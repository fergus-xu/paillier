==> flow/design.v <==
module alpha_f #(
    parameter int WIDTH = 32
)(
    input  logic                  clk,
    input  logic                  rst,
    input  logic                  en,
    input  logic [WIDTH-1:0]      Cin,
    input  logic [WIDTH-1:0]      Sin,
    output logic [WIDTH-1:0]      Cout,
    output logic [WIDTH-1:0]      Sout
);
    logic [2*WIDTH-1:0] t1;
    always_ff @(posedge clk or posedge rst) begin
        if (rst)
            t1 <= '0;
        else if (en)
            t1 <= Cin + Sin;
    end
    always_ff @(posedge clk or posedge rst) begin
        if (rst) begin
            Sout <= '0;
            Cout <= '0;
        end else begin
            Sout <= t1[WIDTH-1:0];
            Cout <= t1[2*WIDTH-1:WIDTH];
        end
    end
endmodule
======== From RTL to reports: alpha_f ========
What the tools print for alpha_f, step after step.
Lines are those of the file above, counted from 1.
Cell names lack the library's common part.
The mark n/a stands for no value.
inputs
  top ..................................... alpha_f
  clock ................................... clk
  standard-cell library ................... sky130hd
  library corner .......................... tt_025C_1v80

======== Word level ========
Source: Yosys, flattened and elaborated, memories not mapped. Widths are those after wreduce; folded enables and synchronous resets count as part of the registers. Registers that Yosys merges into a memory's read port (data or address) are not register bits. Print and check cells do not count. Equal cells are merged and count once.
word-level totals
  output and inout port bits .............. 64
  elaborated cells ........................ 4
  register bits after elaboration ......... 128
  input bits .............................. 67
cells by class
  add/sub/neg operators ................... 1
operator list
  kind                                       count
  32-bit by 32-bit adder with 33-bit output  1

======== Logic depth ========
Longest topological path by Yosys (ltp), each cell counted once; first at word level (registers and memories cut), then after technology mapping (sequential cells cut; the memories' decode and read muxes count).
logic depth
  word-level depth ........................ 1
  ABC_AREA ................................ 0
  gate-level depth with buffers ........... 10
  depth with buffers taken out ............ 10

======== Netlist ========
Yosys stat after the flow's synthesis: flattened, memories mapped to cells. It holds for the ABC_AREA given above (unset counts as 0); a run with the other value may have another netlist.
Totals and module areas in this step are rounded.
cell types
  cell      count  area in all (um^2)
  dfrtp_1   66     1.65E+03
  ha_1      32     400.384
  mux2_2    27     304.042
  buf_4     31     232.723
  a21oi_1   37     185.178
  xnor2_1   16     140.134
  xor2_1    12     105.101
  a21o_1    12     90.086
  nand2_1   23     86.333
  nor2_1    19     71.318
  o21ai_0   12     60.058
  nand4_1   6      37.536
  nor2b_1   6      37.536
  o211ai_1  5      37.536
  inv_1     9      33.782
  o21ai_1   6      30.029
  a41oi_4   1      27.526
  a211oi_2  2      25.024
Not listed: further types 35, cells in them 60.
synthesis totals
  sequential area ......................... 1,700 um^2
  flip-flop cells ......................... 66
  cell area after synthesis ............... 4,000 um^2
  buffers ................................. 42
  standard cells after synthesis .......... 382

======== Path before layout ========
Path of least setup slack by OpenSTA after synthesis, without wires, with an ideal clock, recovery checks aside; 20% of the period is set as input and as output delay. Where synthesis merged equal registers, the netlist keeps one of their names.
timing after synthesis
  kind .................................... input port to flip-flop
  start point ............................. in Cin[0]
  end point ............................... reg t1[18]
  data required time ...................... 2.915 ns
  stages on the path ...................... 10
  setup time .............................. 0.125 ns
  arrival ................................. 2.770 ns
  clock period ............................ 3.04 ns
  input delay ............................. 0.608 ns
  path buffers ............................ 0
  slack ................................... 0.145 ns
  launch time at the first pin ............ 0.608 ns
  path delay .............................. 2.287 ns
  synthesis period reached ................ 2.895 ns
"path delay" = arrival - input delay + setup time.
"stages on the path" counts driving pins, that of a launching flip-flop among them; a cell with two outputs on the path counts twice.
"synthesis period reached" = period - worst setup slack (recovery checks aside). The figure is calculated, with input and output delays left at 20% of the set period.
Between the ends stands the longest chain of elaborated cells between them, by number of cells; it is not shown to be the way that was timed. Of several equally long chains one is given.
A line is the first line of the expression or statement that the cell stems from. Yosys adds cells for indexed reads and writes and turns some case tables into memories.
on the way, after synthesis
  cells stage by stage .................... ha_1 fa_1 a21oi_2 o211ai_4 a41oi_4 nand3b_1 a21oi_1 or3_1 xor2_1 mux2_2
  length of the longest elaborated chain .. 1
  elaborated cells on any way between the ends .. 1
  source lines of those cells ............. 1
  classes of those cells .................. add/sub (1)
RTL lines, path after synthesis
  what                                       RTL line  source
  start: declaration                         7         input  logic [WIDTH-1:0]      Cin,
  32-bit by 32-bit adder with 33-bit output  17        t1 <= Cin + Sin;
  end: assignment                            15        t1 <= '0;
  end: assignment                            17
  end: declaration                           12        logic [2*WIDTH-1:0] t1;

======== Path in the finished layout ========
From the final timing report of stored run 1: the path of least setup slack in the routed layout; clock arrival at registers is part of the times.
timing post-layout
  kind .................................... input port to flip-flop
  start point ............................. in Sin[1]
  end point ............................... reg t1[31]
  data required time ...................... 3.96 ns
  input delay ............................. 0.75 ns
  clock period ............................ 3.73 ns
  arrival ................................. 3.34 ns
  path buffers ............................ 1
  stages on the path ...................... 10
  setup time .............................. 0.11 ns
  launch time at the first pin ............ 0.75 ns
  slack ................................... 0.62 ns
Between the ends stands the longest chain of elaborated cells between them, by number of cells; it is not shown to be the way that was timed. Of several equally long chains one is given.
on the way, post-layout
  cells stage by stage .................... clkdlybuf4s50_1 ha_1 a211oi_2 o211ai_1 a31oi_4 o211ai_2 o31a_1 a21o_1 xor2_1 mux2_2
  length of the longest elaborated chain .. 1
  elaborated cells on any way between the ends .. 1
  source lines of those cells ............. 1
  classes of those cells .................. add/sub (1)
RTL lines, path post-layout
  what                                       RTL line  source
  start: declaration                         8         input  logic [WIDTH-1:0]      Sin,
  32-bit by 32-bit adder with 33-bit output  17        t1 <= Cin + Sin;
  end: assignment                            15        t1 <= '0;
  end: assignment                            17
  end: declaration                           12        logic [2*WIDTH-1:0] t1;

Subject: alpha_f on sky130hd, stored results

Hello all,

Flow measurements of alpha_f on sky130hd: 2 stored runs with different settings, listed in no order. Input and output delays are each 20% of the period that was set; the output load is 0.01 pF.
"achieved period" means the clock period less the worst setup slack. The figure is calculated, with input and output delays left at 20% of the set period.
"time used up by the worst setup path" means the part of the period allowed to the worst setup path (the constraints hold back 20% at inputs and 20% at outputs) less its slack; where the path has registers, the arrival times of their clocks count too.
"total design power" is the tool's figure for a default switching activity; nothing was simulated.
Measured values are rounded.

======== stored run 1 ========
==> flow/run.sh <==
#!/bin/bash
# the make line also repeats the synthesis and layout settings of config.mk as NAME=value (left out here)
make -C /OpenROAD-flow-scripts/flow DESIGN_CONFIG=/design/flow/config.mk WORK_HOME=/design/flow/orfs CLKGATE_MAP_FILE= finish
==> flow/config.mk <==
export PLATFORM = sky130hd
export DESIGN_NAME = alpha_f
export DESIGN_NICKNAME = alpha_f
export VERILOG_FILES = /design/flow/design.v
export SDC_FILE = /design/flow/constraint.sdc
export NUM_CORES = 4
export LEC_CHECK = 0
export CAP_MARGIN = 25
export CORE_MARGIN = 2
export CORE_UTILIZATION = 46
export CTS_CLUSTER_SIZE = 94
export GPL_ROUTABILITY_DRIVEN = 0
export PLACE_DENSITY_LB_ADDON = 0.07
export SETUP_SLACK_MARGIN = 0.5
export SLEW_MARGIN = 20
export TNS_END_PERCENT = 35
==> flow/constraint.sdc <==
create_clock -name core_clock -period 3.73 [get_ports {clk}]
set_input_delay 0.7460 -clock core_clock [delete_from_list [all_inputs] [get_ports {clk}]]
set_output_delay 0.7460 -clock core_clock [all_outputs]
set_load 0.01 [all_outputs]

-------- measured, stored run 1 --------
  total design power ...................... 2,400 µW
  smallest setup slack .................... 0.62 ns
  worst hold slack after layout ........... 0.37 ns
  std-cell area (final layout) ............ 5,300 um^2
  final setup TNS ......................... 0.000 ns
  achieved period ......................... 3.112 ns
  time used up by the worst setup path .... 2.37 ns
  kind of the worst setup path ............ input port to flip-flop
  chip area in the Yosys report ........... 4,000 um^2
  full die area ........................... 9,500 um^2

======== stored run 2 ========
==> flow/run.sh <==
#!/bin/bash
# the make line also repeats the synthesis and layout settings of config.mk as NAME=value (left out here)
make -C /OpenROAD-flow-scripts/flow DESIGN_CONFIG=/design/flow/config.mk WORK_HOME=/design/flow/orfs CLKGATE_MAP_FILE= finish
==> flow/config.mk <==
export PLATFORM = sky130hd
export DESIGN_NAME = alpha_f
export DESIGN_NICKNAME = alpha_f
export VERILOG_FILES = /design/flow/design.v
export SDC_FILE = /design/flow/constraint.sdc
export NUM_CORES = 4
export LEC_CHECK = 0
export CAP_MARGIN = 20
export CELL_PAD_IN_SITES_GLOBAL_PLACEMENT = 0
export CORE_MARGIN = 2
export CORE_UTILIZATION = 24
export CTS_CLUSTER_SIZE = 41
export MIN_ROUTING_LAYER = met1
export PLACE_DENSITY_LB_ADDON = 0.03
export SETUP_SLACK_MARGIN = 0.07
export SLEW_MARGIN = 15
export TNS_END_PERCENT = 95
==> flow/constraint.sdc <==
create_clock -name core_clock -period 2.44 [get_ports {clk}]
set_input_delay 0.4880 -clock core_clock [delete_from_list [all_inputs] [get_ports {clk}]]
set_output_delay 0.4880 -clock core_clock [all_outputs]
set_load 0.01 [all_outputs]

-------- measured, stored run 2 --------
  total design power ...................... 4,400 µW
  smallest setup slack .................... 0.045 ns
  worst hold slack after layout ........... 0.36 ns
  std-cell area (final layout) ............ 6,700 um^2
  final setup TNS ......................... 0.000 ns
  achieved period ......................... 2.395 ns
  time used up by the worst setup path .... 1.91 ns
  kind of the worst setup path ............ input port to flip-flop
  chip area in the Yosys report ........... 4,000 um^2
  full die area ........................... 18,000 um^2

Thanks
