==> flow/design.v <==
module gamma #(
  parameter int WIDTH = 32
)(
  input  logic             clk,
  input  logic             rst,
  input  logic             en,
  input  logic [WIDTH-1:0] Cin,      
  input  logic [WIDTH-1:0] Sin,      
  input  logic [WIDTH-1:0] m,        
  input  logic [WIDTH-1:0] pj,       
  output logic [WIDTH-1:0] Cout,     
  output logic [WIDTH-1:0] Sout      
);
  logic [WIDTH-1:0]  t1;
  logic [2*WIDTH-1:0] t2;
  logic [2*WIDTH-1:0] t3;
  always_ff @(posedge clk or posedge rst) begin
    if (rst) begin
      t1 <= 0;
      t2 <= 0;
    end else if (en) begin
      t1 <= Sin + Cin;
      t2 <= m * pj;
    end
  end
  always_ff @(posedge clk or posedge rst) begin
    if (rst) begin
      t3 <= 0;
    end else if (en) begin
      t3 <= t1 + t2;
    end
  end
  always_ff @(posedge clk or posedge rst) begin
    if (rst) begin
      Cout <= 0;
      Sout <= 0;
    end else if (en) begin
      Cout <= t3[2*WIDTH-1:WIDTH];    
      Sout <= t3[WIDTH-1:0];          
    end
  end
endmodule
From RTL to reports: gamma
What the tools print for gamma, step after step.
Lines are those of the file above, counted from 1.
Operators carry their Yosys type and port widths (W data, S select, Z words).
Cell names lack the library's common part.
{ "setup": {"design": "gamma", "clk_port": "clk", "cell_library": "sky130hd", "corner": "tt_025C_1v80"} }

Word-level counts
Yosys after proc, flatten, opt, wreduce and memory -nomap, before mapping. Enables and synchronous resets that opt folds into registers are not counted as muxes. Memory bits, and registers merged into a memory's read port (data or address), are not among the register bits. Print and check cells are not counted. Equal cells are merged and count once.
{ "bits": {"ff_bits": 224, "input_bits": 131, "out_inout_bits": 64, "wordCells": 8} }
{ "op_classes": {"add_sub_neg": 2, "mul": 1} }
{ "ops": {"columns": ["op", "n"], "rows": [
  ["$mul A32 B32 Y64", 1],
  ["$add A32 B64 Y64", 1],
  ["$add A32 B32 Y32", 1]
]} }

Logic depth
Longest topological path by Yosys (ltp), each cell counted once; first at word level (registers and memories cut), then after technology mapping (sequential cells cut; the memories' decode and read muxes count).
{ "logic_depth": {"word_depth": 1, "ABC_AREA": 1, "mapped_depth": 31, "mapped_depth_nobuf": 30} }

Netlist
Yosys stat after the flow's synthesis: flattened, memories mapped to cells. It holds for the ABC_AREA given above (unset counts as 0); a run with the other value may have another netlist.
{ "synth_totals": {"cell_count": 6979, "area_um2": 49786.5, "sequential_area_um2": 5605.4, "ff_cells": 224, "buffers": 241} }
{ "by_type": {"columns": ["cell_type", "n", "type_area_um2"], "rows": [
  ["fa_1", 898, 1.8E+04],
  ["nand2_1", 2434, 9.14E+03],
  ["inv_1", 1986, 7454.65],
  ["dfrtp_1", 224, 5.61E+03],
  ["ha_1", 326, 4.08E+03],
  ["nand3_1", 204, 1.02E+03],
  ["clkbuf_1", 223, 837.053],
  ["nor2_1", 218, 818.285],
  ["a21oi_1", 107, 535.514],
  ["xnor2_1", 61, 534.262],
  ["o21ai_0", 104, 520.499],
  ["nand4_1", 29, 181.424],
  ["nand3b_1", 17, 127.622],
  ["nor3_1", 23, 115.11],
  ["o21bai_1", 13, 97.594],
  ["nand2_2", 11, 68.816],
  ["nor2_2", 8, 50.048],
  ["nor3_2", 5, 50.048]
]} }
Not listed: further types 24, cells in them 88.

Path before layout
Source: OpenSTA report_checks on the synthesized netlist (no wires, ideal clock, input and output delay 20% of the period each), path of least setup slack; recovery checks are left aside. Register names are those of the netlist, which keeps one name where synthesis merged equal registers.
{ "synth_path": {"path_kind": "input to register", "startpoint": "input m[30]", "endpoint": "register t2[63]", "clock_period_ns": 15.1, "in_delay_ns": 3.020, "setup_time_ns": 0.117, "launch_ns": 3.020, "arrival_ns": 8.712, "t_required_ns": 14.983, "path_slack_ns": 6.270, "path_delay_ns": 5.809, "path_stages": 25, "n_path_buf": 1, "synth_period_reached_ns": 8.83} }
"path_delay_ns" = arrival - input delay + setup time.
"path_stages" counts driving pins, that of a launching flip-flop among them; a cell with two outputs on the path counts twice.
"synth_period_reached_ns" = period - worst setup slack (recovery checks aside). The figure is calculated, with input and output delays left at 20% of the set period.
The rows between start and end are the longest chain of elaborated cells between them; the timing report does not say that the signal goes this way. Where chains are equally long, one stands for them.
A line is the first line of the expression or statement that the cell stems from. Yosys adds cells for indexed reads and writes and turns some case tables into memories.
{ "synth_via": {"path_cell_list": "clkbuf_1 > nand2_1 > fa_1 > inv_1 > fa_1 > fa_1 > inv_1 > fa_1 > inv_1 > fa_1 > fa_1 > fa_1 > inv_1 > fa_1 > inv_1 > ha_1 > nand2_1 > nor2_1 > nand2_1 > nor4_1 > nand2_1 > nand2_1 > nand2_1 > nand3_1 > nand2_1", "elab_chain_len": 1, "cone_cells": 1, "cone_lines": 1, "cone_classes": "1 x mul"} }
{ "synth_rtl": {"columns": ["item", "line_no", "source"], "rows": [
  ["start: declaration", 9, "input  logic [WIDTH-1:0] m,"],
  ["$mul A32 B32 Y64", 23, "t2 <= m * pj;"],
  ["end: assignment", 20, "t2 <= 0;"],
  ["end: assignment", 23, null],
  ["end: declaration", 15, "logic [2*WIDTH-1:0] t2;"]
]} }

Path in the finished layout
Path of least setup slack in the final report of flow run A (OpenROAD, finished layout, wires in). Where an end is a register, its clock arrival counts in the times.
{ "layout_path": {"path_kind": "input to register", "startpoint": "input m[24]", "endpoint": "register t2[36]", "clock_period_ns": 12.1, "in_delay_ns": 2.42, "setup_time_ns": 0.15, "launch_ns": 2.42, "arrival_ns": 10.67, "t_required_ns": 12.52, "path_slack_ns": 1.85, "path_stages": 28, "n_path_buf": 2} }
The rows between start and end are the longest chain of elaborated cells between them; the timing report does not say that the signal goes this way. Where chains are equally long, one stands for them.
{ "layout_via": {"path_cell_list": "clkdlybuf4s50_1 > buf_4 > nand2_1 > inv_1 > fa_1 > fa_1 > inv_1 > fa_1 > fa_1 > inv_1 > fa_1 > fa_1 > fa_1 > inv_1 > fa_1 > inv_1 > ha_1 > nand2_1 > nor2_1 > inv_2 > nor3_2 > nand2_1 > inv_1 > nand2_1 > nand2_1 > nand2_1 > nand3_1 > o21ai_0", "elab_chain_len": 1, "cone_cells": 1, "cone_lines": 1, "cone_classes": "1 x mul"} }
{ "layout_rtl": {"columns": ["item", "line_no", "source"], "rows": [
  ["start: declaration", 9, "input  logic [WIDTH-1:0] m,"],
  ["$mul A32 B32 Y64", 23, "t2 <= m * pj;"],
  ["end: assignment", 20, "t2 <= 0;"],
  ["end: assignment", 23, null],
  ["end: declaration", 15, "logic [2*WIDTH-1:0] t2;"]
]} }

Lab notebook: gamma

Design gamma on sky130hd. What follows are 2 stored runs of the flow, each under its own settings; their order means nothing. The constraints put input and output delay at 20% of the set period each and load the outputs with 0.01 pF.
"achievedPeriod_ns" is the run's clock period less its worst setup slack. It is reckoned from that one timing run; input and output delays stay at 20% of the period that was set.
"timing.worst_path_ns" means the part of the period allowed to the worst setup path (the constraints hold back 20% at inputs and 20% at outputs) less its slack; where the path has registers, the arrival times of their clocks count too.
[
  {
    "run": "flow run A",
    "settings": { "period_ns": 12.1, "CORE_UTILIZATION": 21, "PLACE_DENSITY": 0.73, "CELL_PAD_IN_SITES_GLOBAL_PLACEMENT": 2, "CELL_PAD_IN_SITES_DETAIL_PLACEMENT": 1, "ABC_AREA": 1, "CTS_CLUSTER_SIZE": 70, "SLEW_MARGIN": 30, "CAP_MARGIN": 20, "CORE_MARGIN": 2 },
    "results": { "yosys.chip_area_um2": 49786.5, "die_um2": 240988.0, "post_route_stdcell_area_um2": 56265.2, "finalUtil_pct": 23.9, "setup_worst_slack_ns": 1.850, "tns_ns": 0.000, "timing.hold.ws_ns": 0.470, "achievedPeriod_ns": 10.250, "timing.worst_path_ns": 7.83, "critical_path_kind": "input to register" }
  },
  {
    "run": "flow run B",
    "settings": { "period_ns": 10.1, "CORE_UTILIZATION": 57, "PLACE_DENSITY_LB_ADDON": 0.19, "CORE_ASPECT_RATIO": 0.91, "CORE_MARGIN": 5, "TNS_END_PERCENT": 15, "ABC_AREA": 0, "MIN_ROUTING_LAYER": "met2", "CAP_MARGIN": 20, "SLEW_MARGIN": 20 },
    "results": { "yosys.chip_area_um2": 45233.4, "die_um2": 85097.7, "post_route_stdcell_area_um2": 49617.6, "finalUtil_pct": 63.1, "setup_worst_slack_ns": 0.389, "tns_ns": 0.000, "timing.hold.ws_ns": 0.490, "achievedPeriod_ns": 9.711, "timing.worst_path_ns": 7.69, "critical_path_kind": "input to register" }
  }
]
