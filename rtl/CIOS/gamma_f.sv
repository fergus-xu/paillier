==> flow/design.v <==
module gamma_f #(
  parameter int WIDTH = 32
)(
  input  logic             clk,
  input  logic             rst,
  input  logic             en,
  input  logic [WIDTH-1:0] Cin,      
  input  logic [WIDTH-1:0] S1in,     
  input  logic [WIDTH-1:0] S2in,     
  output logic [WIDTH-1:0] Cout,     
  output logic [WIDTH-1:0] Sout      
);
  logic [2*WIDTH-1:0] t1;
  logic [WIDTH-1:0]   S2in_reg;
  always_ff @(posedge clk or posedge rst) begin
    if (rst) begin
      t1        <= 0;
      S2in_reg  <= 0;
    end else if (en) begin
      t1        <= S1in + Cin;
      S2in_reg  <= S2in;
    end
  end
  always_ff @(posedge clk or posedge rst) begin
    if (rst) begin
      Cout <= 0;
      Sout <= 0;
    end else if (en) begin
      Sout <= t1[WIDTH-1:0];
      Cout <= S2in_reg + t1[2*WIDTH-1:WIDTH];
    end
  end
endmodule
**From RTL to reports: gamma_f**

What the tools print for gamma_f, step after step.
Line numbers count from 1 in the design file above.
Cell names lack the library's common part.
A cell with n/a has no value.

- Top module: gamma_f
- Clock port: clk
- Standard-cell library: sky130hd
- Library corner: tt_025C_1v80

**Elaborated design**

Source: Yosys, flattened and elaborated, memories not mapped. Widths are those after wreduce; folded enables and synchronous resets count as part of the registers. Registers that Yosys merges into a memory's read port (data or address) are not register bits. Print and check cells do not count. Equal cells are merged and count once.

- Flip-flop bits (word level): 160
- Input bits: 99
- Output and inout bits: 64
- Word-level cells: 6

- Add/sub/neg operators: 2

Operators by type and width:

| operator | count |
|---|---|
| adder 32 x 32 -> 33 bit | 1 |
| adder 32 bit | 1 |

**Longest topological paths**

Longest topological path by Yosys (ltp), each cell counted once; first at word level (registers and memories cut), then after technology mapping (sequential cells cut; the memories' decode and read muxes count).

- Word-level depth: 1
- ABC_AREA: 0
- Depth in mapped cells: 9

**Mapped cells and area**

Yosys stat after the flow's synthesis: flattened, memories mapped to cells. It holds for the ABC_AREA given above (unset counts as 0); a run with the other value may have another netlist.

Cell types:

| cell | count | area in all (um^2) |
|---|---|---|
| dfrtp_1 | 129 | 3.23E+03 |
| mux2_2 | 84 | 945.907 |
| ha_1 | 34 | 425.408 |
| a21oi_1 | 73 | 365.35 |
| nor2_1 | 64 | 240.23 |
| xnor2_1 | 26 | 227.718 |
| xor2_1 | 25 | 218.96 |
| nand2_1 | 42 | 157.651 |
| clkbuf_1 | 26 | 97.594 |
| a21o_1 | 11 | 82.579 |
| and3_1 | 12 | 75.072 |
| nand3_1 | 15 | 75.072 |
| o21ai_0 | 15 | 75.072 |
| nand4_1 | 10 | 62.56 |
| inv_1 | 13 | 48.797 |
| o211ai_1 | 6 | 45.043 |
| a211o_1 | 5 | 43.792 |
| nor3_1 | 7 | 35.034 |

Not listed: further types 44, cells in them 79.

- Cells in the netlist: 676
- Cell area after synthesis: 0.0071093 mm^2
- Sequential area: 0.0032281 mm^2
- Flip-flop cells: 129
- Buffers: 30

**Timing after synthesis**

OpenSTA on the mapped netlist: ideal clock, no wires. The path of least setup slack (recovery checks aside). Input and output delay are each 20% of the period. Register names are those of the netlist, which keeps one name where synthesis merged equal registers.

- Path type: input-to-reg
- From: input port Cin[0]
- To: register t1[18]
- Period: 3.31 ns
- Data arrival time: 2.856 ns
- Setup slack: 0.330 ns
- Path delay: 2.319 ns
- Driving pins on the path: 9
- Period reached after synthesis: 2.98 ns

"path delay" is the arrival time less input delay plus setup time.
"driving pins on the path" counts driving pins, that of a launching flip-flop among them; a cell with two outputs on the path counts twice.
"period reached after synthesis" = period - worst setup slack (recovery checks aside). The figure is calculated, with input and output delays left at 20% of the set period.
The rows between start and end are the longest chain of elaborated cells between them; the timing report does not say that the signal goes this way. Where chains are equally long, one stands for them.
A line is the first line of the expression or statement that the cell stems from. Yosys adds cells for indexed reads and writes and turns some case tables into memories.

- Cells stage by stage: ha_1 -> fa_1 -> a21o_2 -> a31o_1 -> a221o_1 -> o31ai_2 -> o21ai_1 -> xor2_1 -> mux2_2
- Cells in the longest elaborated chain: 1
- Elaborated cells on any way between the ends: 1
- Classes of those cells: 1 x add/sub

Ends and longest elaborated chain, post-synthesis:

| item | RTL line | source |
|---|---|---|
| from (decl) | 7 | `input  logic [WIDTH-1:0] Cin,` |
| adder 32 x 32 -> 33 bit | 20 | `t1        <= S1in + Cin;` |
| to (assign) | 17 | `t1        <= 0;` |
| to (assign) | 20 |  |
| to (decl) | 13 | `logic [2*WIDTH-1:0] t1;` |

**Worst path after layout**

Path of least setup slack in the final report of run 1 (OpenROAD, finished layout, wires in). Where an end is a register, its clock arrival counts in the times.

- Path type: input-to-reg
- From: input port S1in[4]
- To: register t1[22]
- Period: 2.89 ns
- Data arrival time: 3.13 ns
- Setup slack: 0.08 ns
- Driving pins on the path: 10

The rows between start and end are the longest chain of elaborated cells between them; the timing report does not say that the signal goes this way. Where chains are equally long, one stands for them.

- Cells stage by stage: clkdlybuf4s50_1 -> ha_1 -> a211o_1 -> a31o_4 -> a221o_1 -> buf_6 -> o31ai_4 -> o31ai_2 -> xor2_1 -> mux2_2
- Cells in the longest elaborated chain: 1
- Elaborated cells on any way between the ends: 1
- Classes of those cells: 1 x add/sub

Ends and longest elaborated chain, post-layout:

| item | RTL line | source |
|---|---|---|
| from (decl) | 8 | `input  logic [WIDTH-1:0] S1in,` |
| adder 32 x 32 -> 33 bit | 20 | `t1        <= S1in + Cin;` |
| to (assign) | 17 | `t1        <= 0;` |
| to (assign) | 20 |  |
| to (decl) | 13 | `logic [2*WIDTH-1:0] t1;` |

Top module gamma_f; platform sky130hd; tools Yosys and OpenROAD; 2 stored runs in no particular order. Input and output delays are each 20% of the period that was set; the output load is 0.01 pF.
"reached clock period" means the clock period less the worst setup slack. The figure is calculated, with input and output delays left at 20% of the set period.
By "allowed time less slack (worst setup path)" is meant the share of the clock period that the worst setup path is allowed (20% is reserved at inputs, 20% at outputs), minus its slack. Clock arrival times at its registers enter into it.
By "total design power" is meant OpenSTA's value without simulated activity: inputs other than the clock are taken to toggle once in ten clock periods, and the tool carries that through the logic.
A setting shown as - is not set for that run.

| setting or result | run 1 | run 2 |
|---|---|---|
| period_ns | 2.89 | 5.8 |
| CORE_UTILIZATION | 16 | 20 |
| PLACE_DENSITY_LB_ADDON | 0.2 | 0.22 |
| CELL_PAD_IN_SITES_GLOBAL_PLACEMENT | 1 | 1 |
| CELL_PAD_IN_SITES_DETAIL_PLACEMENT | 0 | - |
| TNS_END_PERCENT | 45 | - |
| CTS_CLUSTER_SIZE | 25 | 50 |
| CTS_CLUSTER_DIAMETER | 146 | - |
| MIN_ROUTING_LAYER | met1 | - |
| CAP_MARGIN | 20 | 20 |
| CORE_MARGIN | 2 | 2 |
| SLEW_MARGIN | 20 | 30 |
| SETUP_SLACK_MARGIN | - | -0.03 |
| GPL_TIMING_DRIVEN | - | 0 |
| area of the synthesized netlist (mm^2) | 0.0071093 | 0.0071093 |
| setup slack of the critical path (ns) | 0.075 | 1.937 |
| worst-case hold slack (ns) | 0.490 | 0.480 |
| standard-cell area of the final layout (mm^2) | 0.0107228 | 0.0098945 |
| die outline area (mm^2) | 0.0461347 | 0.0370717 |
| post-route utilization | 0.244 | 0.28 |
| total design power (mW) | 6.447 | 2.972 |
| allowed time less slack (worst setup path) (ns) | 2.24 | 2.70 |
| critical path kind | input-to-reg | input-to-reg |
| reached clock period (ns) | 2.815 | 3.863 |
| total negative setup slack (ns) | 0.000 | 0.000 |
